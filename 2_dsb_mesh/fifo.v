==> flow/design.v <==
`timescale 1ns/10ps
module fifo(
	input  clk,
	input  rst,
	input  [72-1:0] data_i,
	output [72-1:0] data_o,
	input  push,
	input  pop,
	output empty,
	output full
);
reg [3:0] r_ptr, w_ptr;
reg [72-1:0] buffer [0:8-1];
wire match;
always@( posedge clk or posedge rst ) begin		 
	if ( rst )
		w_ptr <= 0;
	else if ( push )
		w_ptr <= w_ptr + 1;
end
always@( posedge clk ) begin
	if ( push )
		buffer[w_ptr[3-1:0]] <= data_i;
end
always@( posedge clk or posedge rst ) begin		 
	if ( rst )
		r_ptr <= 0;
	else if ( pop )
		r_ptr <= r_ptr + 1;
end
assign data_o = buffer[r_ptr[3-1:0]];
assign match = (w_ptr[3-1:0] == r_ptr[3-1:0]) ? 1'b1 : 1'b0;
assign empty = match && (w_ptr[3] == r_ptr[3]);
assign full  = match && (w_ptr[3] != r_ptr[3]);
endmodule
Tool chain data of fifo:

The steps from the RTL of fifo to its reports follow in flow order.
Lines are those of the file above, counted from 1.
Library cell names are shortened.
The mark n/a stands for no value.

* top: fifo
* clock port: clk
* library: sky130hd
* timing corner: tt_025C_1v80

Elaborated design:

Counts by Yosys on the flattened word-level netlist (proc, flatten, opt, wreduce; memories kept). Register bits leave out memories and registers merged into their read ports (data or address); mux counts leave out enables and synchronous resets folded into registers. Print and check cells are left out. Cells with the same type and inputs are merged into one.
Memory sizes are those after Yosys's memory passes, which may raise the word count (mostly to a power of two), join words into wider ones and drop unused or constant bits.

* add/sub/neg operators: 2
* equal/unequal tests: 3
* mux-type cells: 4
* reduce/logical cells: 2

Operator list (number)
* 2-to-1 mux 72 bit: 1
* adder 4 x 1 -> 4 bit with constant B: 2
* equality test 3 bit: 1
* 2-to-1 mux 3 bit: 1
* logical AND 1 bit: 2
* 2-to-1 mux 1 bit: 2
* equality test 1 bit: 1
* inequality test 1 bit: 1

* bits in registers: 8
* RAM bits: 576
* memories: 1
* output and inout port bits: 74
* elaborated cells: 14

Memory list
* buffer: words 8, bits a word 72, rd ports 1, write ports 1, RTL line 13 `reg [72-1:0] buffer [0:8-1];`

Logic depth:

Depth = most cells in a row (Yosys ltp): at word level without a register or memory, in the mapped netlist without a sequential cell, where the memories' decode and read muxes count.

* depth after elaboration: 3
* ABC_AREA: 0
* mapped depth: 5
* depth with buffers taken out: 3

After synthesis:

Yosys stat after the flow's synthesis: flattened, memories mapped to cells. It holds for the ABC_AREA given above (unset counts as 0); a run with the other value may have another netlist.
Totals and module areas in this step are rounded.

Cell types (number)
* edfxtp_1: 576
* mux4_2: 144
* mux2_2: 74
* dfrtp_1: 8
* buf_6: 15
* clkbuf_1: 14
* xor2_1: 6
* buf_1: 11
* xnor2_1: 4
* ha_1: 2
* nand2b_1: 3
* nor2_1: 5
* buf_2: 3
* nand2_1: 4
* nand4_1: 2
* nor3_1: 2
* nor4b_1: 1
* inv_1: 2
* nor4_1: 1

* mapped cells: 877
* chip area (Yosys): 22000 µm²
* area of sequential cells: 17000 µm²
* flip-flop cells: 584

Timing after synthesis:

OpenSTA on the mapped netlist: ideal clock, no wires. The path of least setup slack (recovery checks aside). Input and output delay are each 20% of the period. Register names are those of the netlist, which keeps one name where synthesis merged equal registers.

* path kind: input port to flip-flop
* start: input port push
* end: memory buffer[0][0]
* period: 7640 ps
* input delay: 1528 ps
* setup time: 591 ps
* launch time at the first pin: 1528 ps
* arrival time: 6510 ps
* setup slack: 540 ps
* delay of the path: 5573 ps
* stages: 2
* path buffers: 0
* synthesis period reached: 7100 ps

"delay of the path" is the arrival time less input delay plus setup time.
"stages" counts driving pins, that of a launching flip-flop among them; a cell with two outputs on the path counts twice.
"synthesis period reached" = period - worst setup slack (recovery checks aside). The figure is calculated, with input and output delays left at 20% of the set period.
Between the ends stands the longest chain of elaborated cells between them, by number of cells; it is not shown to be the way that was timed. Of several equally long chains one is given.
Each line given opens the expression or statement behind the cell; cells for indexed reads and writes are added by Yosys, which also makes memories of some case tables.
The path ends at the enable pin of a flip-flop; only ways to that pin are counted.

* path through: nand2b_1 -> nor3_1
* length of the longest elaborated chain: 1

Ends and longest elaborated chain, post-synthesis
* start, declared: RTL line 7 `input push,`
* 2-to-1 mux 3 bit: RTL line 22 `if ( push )`
* end, declared: RTL line 13 `reg [72-1:0] buffer [0:8-1];`

Timing after layout:

Path of least setup slack in the final report of stored run 1 (OpenROAD, finished layout, wires in). Where an end is a register, its clock arrival counts in the times.
The report prints the path's times to 10 ps; the period is as set.

* path kind: flip-flop to output port
* start: register r_ptr[0]
* end: output port data_o[12]
* period: 14100 ps
* launch time at the first pin: 590 ps
* arrival time: 4350 ps
* setup slack: 6930 ps
* stages: 6
* path buffers: 3

Between the ends stands the longest chain of elaborated cells between them, by number of cells; it is not shown to be the way that was timed. Of several equally long chains one is given.
The chain passes a memory read, where the word-level depth is cut; so it can be longer than that depth.

* path through: dfrtp_4 -> buf_4 -> buf_4 -> mux4_2 -> mux2_2 -> clkdlybuf4s50_1
* length of the longest elaborated chain: 1

Ends and longest elaborated chain, after layout
* start, declared: RTL line 12 `reg [3:0] r_ptr, w_ptr;`
* start, assigned: RTL line 27 `r_ptr <= 0;`
* start, assigned: RTL line 29 `r_ptr <= r_ptr + 1;`
* memory (8 x 72 bit): RTL line 13 `reg [72-1:0] buffer [0:8-1];`
* end, declared: RTL line 6 `output [72-1:0] data_o,`

## Implementation results

Below are 2 stored runs of the flow (Yosys, OpenROAD; platform sky130hd) on fifo, each with its settings and what was measured, unordered. Constraints: input delay and output delay 20% of the set period each, output load 0.01 pF.
"worst path time" is the time allowed to the run's worst setup path (the clock period less input and output delay, where it has them) less its slack. Clock arrival times count: a late capture clock shortens it, a late launch clock lengthens it.
By "total power after layout" is meant OpenSTA's value without simulated activity: inputs other than the clock are taken to toggle once in ten clock periods, and the tool carries that through the logic.
"worst path time" is given in steps of 10 ps.
Results are given in rounded form.

### Stored run 1

Settings: `period_ns=14.1`, `CORE_UTILIZATION=46`, `SETUP_SLACK_MARGIN=-1.11`, `PLACE_DENSITY_LB_ADDON=0.18`, `CELL_PAD_IN_SITES_GLOBAL_PLACEMENT=1`, `TNS_END_PERCENT=45`, `GPL_ROUTABILITY_DRIVEN=1`, `CTS_CLUSTER_SIZE=71`, `CTS_CLUSTER_DIAMETER=202`, `SLEW_MARGIN=0`, `MIN_ROUTING_LAYER=met1`, `MAX_ROUTING_LAYER=met4`, `CAP_MARGIN=20`, `CORE_MARGIN=2`

- Worst setup slack after layout: 6900 ps
- Netlist area reported by Yosys: 22000 µm²
- Worst hold slack after layout: 510 ps
- Total power after layout: 4.6 mW
- Post-layout utilization: 52 %
- Total die area: 50000 µm²
- Worst path time: 4350 ps
- Type of the worst setup path: flip-flop to output port
- Final setup TNS: 0 ps
- Standard-cell area after layout: 25000 µm²

### Stored run 2

Settings: `period_ns=14.6`, `CORE_UTILIZATION=47`, `SETUP_SLACK_MARGIN=0.48`, `PLACE_DENSITY_LB_ADDON=0.15`, `TNS_END_PERCENT=10`, `GPL_ROUTABILITY_DRIVEN=0`, `CTS_CLUSTER_SIZE=33`, `CTS_CLUSTER_DIAMETER=99`, `CAP_MARGIN=40`, `MIN_ROUTING_LAYER=met1`, `MAX_ROUTING_LAYER=met4`, `CORE_MARGIN=2`, `SLEW_MARGIN=20`

- Standard-cell area after layout: 25000 µm²
- Total power after layout: 4.6 mW
- Worst path time: 3760 ps
- Type of the worst setup path: flip-flop to output port
- Worst setup slack after layout: 7900 ps
- Worst hold slack after layout: 510 ps
- Total die area: 49000 µm²
- Netlist area reported by Yosys: 22000 µm²
- Post-layout utilization: 54 %
- Final setup TNS: 0 ps
